==> flow/design.v <==
module multiply #(
    parameter N = 4
)(
    input  logic             clk,
    input  logic [N+1:0]     a,
    input  logic [N+1:0]     b,
    output logic [2*N+1:0]   T,
    output logic [N+1:0]     T_L,
    output logic [N-1:0]     T_H
);
    logic [2*N+1:0] product;
    always_comb begin
        product = a * b;
    end
    always_ff @(posedge clk) begin
        T   <= product;
        T_L <= product[N+1:0];
        T_H <= product[2*N+1 : N+2];
    end
endmodule
module finding_q #(
    parameter N     = 4,
    parameter [N+1:0] M_INV = 6'b010001    
)(
    input  logic         clk,
    input  logic [N+1:0] T_L,
    output logic [N+1:0] Q_L,
    output logic [N+1:0] D
);
    logic [2*N+1:0] q_full;
    always_comb begin
        q_full = T_L * M_INV;
    end
    always_ff @(posedge clk) begin
        Q_L <= q_full[N+1:0];         
        D   <= (~T_L) + 1'b1;         
    end
endmodule
module high_truncation #(
    parameter N          = 4,
    parameter d          = 3,
    parameter [N+1:0] M  = 6'b001111  
)(
    input  logic         clk,
    input  logic [N+1:0] Q_L,
    input  logic [N+1:0] D,
    output logic [N-1:0] S_H
);
    logic [2*N+3:0] msp_acc;
    logic [d+4:0]   cep_acc;  
    logic [d-1:0]   d_cal;
    logic [d-1:0]   d_real;
    logic [N-1:0]   U;
    always_comb begin
        msp_acc = '0;
        cep_acc = '0;
        for (int i = 0; i <= N+1; i++) begin
            for (int j = 0; j <= N+1; j++) begin
                if ((i + j) >= (N + 2)) begin
                    msp_acc[i+j-(N+2)] += (Q_L[i] & M[j]);
                end
                else if ((i + j) >= (N + 2 - d)) begin
                    cep_acc[(i+j)-(N+2-d)] += (Q_L[i] & M[j]);
                end
            end
        end
        d_cal  = cep_acc[2*d-1 : d];
        d_real = D[N+1 -: d];       
        U = msp_acc[N-1:0];
    end
    always_ff @(posedge clk) begin
        if (d_cal > d_real)
            S_H <= U + 1'b1;      
        else
            S_H <= U;             
    end
endmodule
module final_result #(
    parameter N = 4
)(
    input  logic         clk,
    input  logic [N-1:0] T_H,
    input  logic [N-1:0] S_H,
    input  logic [N+1:0] T_L,
    output logic [N:0]   C
);
    always_ff @(posedge clk) begin
        if (T_L == '0)
            C <= {1'b0, T_H} + {1'b0, S_H};
        else
            C <= {1'b0, T_H} + {1'b0, S_H} + 1'b1;
    end
endmodule
module top_HTMMM #(
    parameter N               = 4,
    parameter d               = 3,
    parameter [N+1:0] M       = 6'b001111,    
    parameter [N+1:0] M_INV   = 6'b010001     
)(
    input  logic         clk,
    input  logic [N:0] A,      
    input  logic [N:0] B,      
    output logic [N:0]   C       
);
    logic [2*N+1:0] T_full;
    logic [N+1:0]   T_L_s1;
    logic [N-1:0]   T_H_s1;
    multiply #(.N(N)) u_mul (
        .clk(clk), .a(A), .b(B),
        .T(T_full), .T_L(T_L_s1), .T_H(T_H_s1)
    );
    logic [N+1:0] Q_L_s2, D_s2;
    logic [N+1:0] T_L_s2;
    logic [N-1:0] T_H_s2;
    always_ff @(posedge clk) begin
        T_L_s2 <= T_L_s1;
        T_H_s2 <= T_H_s1;
    end
    finding_q #(.N(N), .M_INV(M_INV)) u_findq (
        .clk(clk), .T_L(T_L_s1),
        .Q_L(Q_L_s2), .D(D_s2)
    );
    logic [N-1:0] S_H_s3;
    logic [N+1:0] T_L_s3;
    logic [N-1:0] T_H_s3;
    always_ff @(posedge clk) begin
        T_L_s3 <= T_L_s2;
        T_H_s3 <= T_H_s2;
    end
    high_truncation #(.N(N), .d(d), .M(M)) u_htrunc (
        .clk(clk), .Q_L(Q_L_s2), .D(D_s2),
        .S_H(S_H_s3)
    );
    final_result #(.N(N)) u_final (
        .clk(clk),
        .T_H(T_H_s3), .S_H(S_H_s3), .T_L(T_L_s3),
        .C(C)
    );
endmodule
From RTL to reports: top_HTMMM
The steps from the RTL of top_HTMMM to its reports follow in flow order.
Lines are those of the file above, counted from 1.
Library cell names are shortened.
The mark - stands for no value.
- design top: top_HTMMM
- clock port: clk
- cell library: sky130hd
- timing corner: tt_025C_1v80

Word level
Source: Yosys, flattened and elaborated, memories not mapped. Widths are those after wreduce; folded enables and synchronous resets count as part of the registers. Registers that Yosys merges into a memory's read port (data or address) are not register bits. Print and check cells do not count. Equal cells are merged and count once.
- noted output and inout bits: 5
- bits in registers: 51
- bits in read-only memories at 0
- clocked read ports x word width at 0
- noted bits of input ports: 11
- bits in latches: 0
- memory cells at 0
- memory bits (writable) at 0
- shift-type cells at 0
- divide/modulo/power cells at 0
- noted $add $sub $neg: 7
- magnitude comparators: 1
- multipliers: 2
- reduce/logical cells: 1
- bitwise logic cells: 1
- muxes and demuxes: 2
- equality and inequality tests at 0
- operator list (kind ; number):
    5-bit by 5-bit multiplier with 10-bit output ; 1
    6-bit by 5-bit multiplier with 6-bit output with constant B ; 1
    6-bit by 1-bit adder with 6-bit output with constant B ; 1
    6-bit NOT ; 1
    6-bit logical NOT ; 1
    4-bit by 4-bit adder with 5-bit output ; 1
    5-bit by 1-bit adder with 5-bit output with constant B ; 1
    5-bit 2-to-1 mux ; 1
    3-bit by 1-bit adder with 4-bit output with constant B ; 1
    1-bit adder ; 3
    1-bit by 3-bit greater-than comparator with 1-bit output with constant A ; 1
    3-bit 2-to-1 mux ; 1

Depth
Yosys ltp: most cells in a row. Word level: on the elaborated netlist, between registers, memories and ports. Mapped: between sequential cells and ports; inverters and the memories' decode and read muxes count.
- noted depth after elaboration: 4
- noted ABC_AREA: 0
- noted mapped depth: 11
- mapped depth without buffers: 11

After synthesis
The flow's flattened synthesis, as Yosys stat reports it; memories are mapped. The netlist is that of the ABC_AREA named above (0 if unset); the other value can give another one.
- buffer cells at 1
- noted mapped flip-flops: 41
- standard cells after synthesis at 168
- chip area (Yosys) at 1879.3 um2
- cells by type (cell type ; number):
    dfxtp_1 ; 41
    ha_1 ; 25
    fa_1 ; 10
    and2_1 ; 19
    xnor2_1 ; 9
    inv_1 ; 17
    a21oi_1 ; 7
    nand2_1 ; 8
    xor2_1 ; 3
    o21a_1 ; 3
    nor2_1 ; 5
    nor2b_1 ; 3
    mux2_4 ; 1
    or3_4 ; 1
    or4_4 ; 1
    nor3_1 ; 2
    a221oi_1 ; 1
    o311ai_0 ; 1
Other cell types: 11; their cells: 11.
By module: a second synthesis without flattening, with its own total; a netlist apart from the flattened one above.
- noted cells (unflattened synthesis): 227
- noted area (unflattened synthesis): 2444.8 um2
Rows give one instance, submodules left out.
- modules (module ; cells ; instances ; area (um2)):
    multiply (N=4) ; 132 ; 1 ; 1222.4
    top_HTMMM ; 21 ; 1 ; 404.1
    final_result (N=4) ; 38 ; 1 ; 344.1
    finding_q (N=4, M_INV=17) ; 26 ; 1 ; 342.8
    high_truncation ; 10 ; 1 ; 131.4

Worst setup path after synthesis
OpenSTA on the mapped netlist: ideal clock, no wires. The path of least setup slack (recovery checks aside). Input and output delay are each 20% of the period. Register names are those of the netlist, which keeps one name where synthesis merged equal registers.
- kind: in2reg
- start point: in A[0]
- end point: reg u_mul.T_H[2]
- stages on the path: 10
- external input delay at 0.760 ns
- clock period at 3.8 ns
- path delay at 2.809 ns
- noted data required time: 3.694 ns
- setup slack: 0.231 ns
- arrival: 3.463 ns
- synthesis period reached at 3.569 ns
"path delay" is the arrival time less input delay plus setup time.
"stages on the path" counts driving pins, that of a launching flip-flop among them; a cell with two outputs on the path counts twice.
"synthesis period reached" is the clock period less the worst setup slack; recovery checks do not enter. This is arithmetic on one report: input and output delays are still those of the set period (20% each).
The rows between start and end are the longest chain of elaborated cells between them; the timing report does not say that the signal goes this way. Where chains are equally long, one stands for them.
Each line given opens the expression or statement behind the cell; cells for indexed reads and writes are added by Yosys, which also makes memories of some case tables.
- path through: nand2_1 -> fa_1 -> fa_1 -> fa_1 -> inv_1 -> ha_1 -> nor2b_1 -> o21a_1 -> o21a_1 -> o311ai_0
- cells in the longest elaborated chain at 1
- RTL lines, path post-synthesis (element ; RTL line ; source):
    start: declaration ; 101 ; input  logic [N:0] A,
    5-bit by 5-bit multiplier with 10-bit output ; 13 ;
    end: assignment ; 18 ;
    end: declaration ; 9 ; output logic [N-1:0]     T_H

Worst path after layout
Path of least setup slack in the final report of job 1 (OpenROAD, finished layout, wires in). Where an end is a register, its clock arrival counts in the times.
- kind: in2reg
- start point: in B[3]
- end point: reg u_mul.T_H[2]
- setup slack: -0.36 ns
- external input delay at 0.50 ns
- stages on the path: 11
- arrival: 3.07 ns
- noted data required time: 2.72 ns
- clock period at 2.52 ns
The rows between start and end are the longest chain of elaborated cells between them; the timing report does not say that the signal goes this way. Where chains are equally long, one stands for them.
- path through: buf_8 -> nand2_4 -> fa_1 -> fa_1 -> fa_1 -> inv_2 -> ha_4 -> nor2b_4 -> o21a_1 -> o21a_1 -> o311ai_1
- cells in the longest elaborated chain at 1
- RTL lines, path after layout (element ; RTL line ; source):
    start: declaration ; 102 ; input  logic [N:0] B,
    5-bit by 5-bit multiplier with 10-bit output ; 13 ;
    end: assignment ; 18 ;
    end: declaration ; 9 ; output logic [N-1:0]     T_H

Hand-over note for top_HTMMM

top_HTMMM through Yosys and OpenROAD on sky130hd: 2 stored runs, unordered, with their settings and measured results. The constraints put input and output delay at 20% of the set period each and load the outputs with 0.01 pF.
"achieved clock period" means the clock period less the worst setup slack. The figure is calculated, with input and output delays left at 20% of the set period.
"worst setup path time" is the time allowed to the run's worst setup path (the clock period less input and output delay, where it has them) less its slack. Clock arrival times count: a late capture clock shortens it, a late launch clock lengthens it.
"total power of the final layout" rests on the timing tool's default activity at the inputs, not on a simulated workload.

Job 1

==> flow/run.sh <==
#!/bin/bash
# the make line also repeats the synthesis and layout settings of config.mk as NAME=value (left out here)
make -C /OpenROAD-flow-scripts/flow DESIGN_CONFIG=/design/flow/config.mk WORK_HOME=/design/flow/orfs CLKGATE_MAP_FILE= finish
==> flow/config.mk <==
export PLATFORM = sky130hd
export DESIGN_NAME = top_HTMMM
export DESIGN_NICKNAME = top_HTMMM
export VERILOG_FILES = /design/flow/design.v
export SDC_FILE = /design/flow/constraint.sdc
export NUM_CORES = 4
export LEC_CHECK = 0
export CAP_MARGIN = 20
export CORE_MARGIN = 2
export CORE_UTILIZATION = 40
export SLEW_MARGIN = 20
==> flow/constraint.sdc <==
create_clock -name core_clock -period 2.52 [get_ports {clk}]
set_input_delay 0.5040 -clock core_clock [delete_from_list [all_inputs] [get_ports {clk}]]
set_output_delay 0.5040 -clock core_clock [all_outputs]
set_load 0.01 [all_outputs]

Measured in job 1:
- worst setup path time at 2.37 ns
- critical path kind: in2reg
- noted the utilization in the final report: 56.8%
- noted the std-cell area (final layout): 2524.9 um2
- die outline area: 5262.8 um2
- setup TNS: -1.758 ns
- achieved clock period at 2.877 ns
- noted the lowest setup slack: -0.357 ns
- total power of the final layout: 2.450 mW
- synthesized cell area at 1879.3 um2
- worst hold slack at 0.328 ns

Job 2

==> flow/run.sh <==
#!/bin/bash
# the make line also repeats the synthesis and layout settings of config.mk as NAME=value (left out here)
make -C /OpenROAD-flow-scripts/flow DESIGN_CONFIG=/design/flow/config.mk WORK_HOME=/design/flow/orfs CLKGATE_MAP_FILE= finish
==> flow/config.mk <==
export PLATFORM = sky130hd
export DESIGN_NAME = top_HTMMM
export DESIGN_NICKNAME = top_HTMMM
export VERILOG_FILES = /design/flow/design.v
export SDC_FILE = /design/flow/constraint.sdc
export NUM_CORES = 4
export LEC_CHECK = 0
export CAP_MARGIN = 20
export CELL_PAD_IN_SITES_DETAIL_PLACEMENT = 0
export CORE_MARGIN = 7
export CORE_UTILIZATION = 67
export GPL_ROUTABILITY_DRIVEN = 1
export HOLD_SLACK_MARGIN = -0.07
export MAX_ROUTING_LAYER = met4
export MIN_ROUTING_LAYER = met2
export PLACE_DENSITY = 0.47
export SETUP_SLACK_MARGIN = 0.58
export SLEW_MARGIN = 0
export TNS_END_PERCENT = 55
==> flow/constraint.sdc <==
create_clock -name core_clock -period 2.36 [get_ports {clk}]
set_input_delay 0.4720 -clock core_clock [delete_from_list [all_inputs] [get_ports {clk}]]
set_output_delay 0.4720 -clock core_clock [all_outputs]
set_load 0.01 [all_outputs]

Measured in job 2:
- worst setup path time at 2.76 ns
- critical path kind: in2reg
- noted the utilization in the final report: 94.9%
- noted the std-cell area (final layout): 2572.5 um2
- die outline area: 4483.6 um2
- setup TNS: -3.736 ns
- achieved clock period at 3.232 ns
- noted the lowest setup slack: -0.872 ns
- total power of the final layout: 3.206 mW
- synthesized cell area at 1879.3 um2
- worst hold slack at 0.340 ns

End of note.
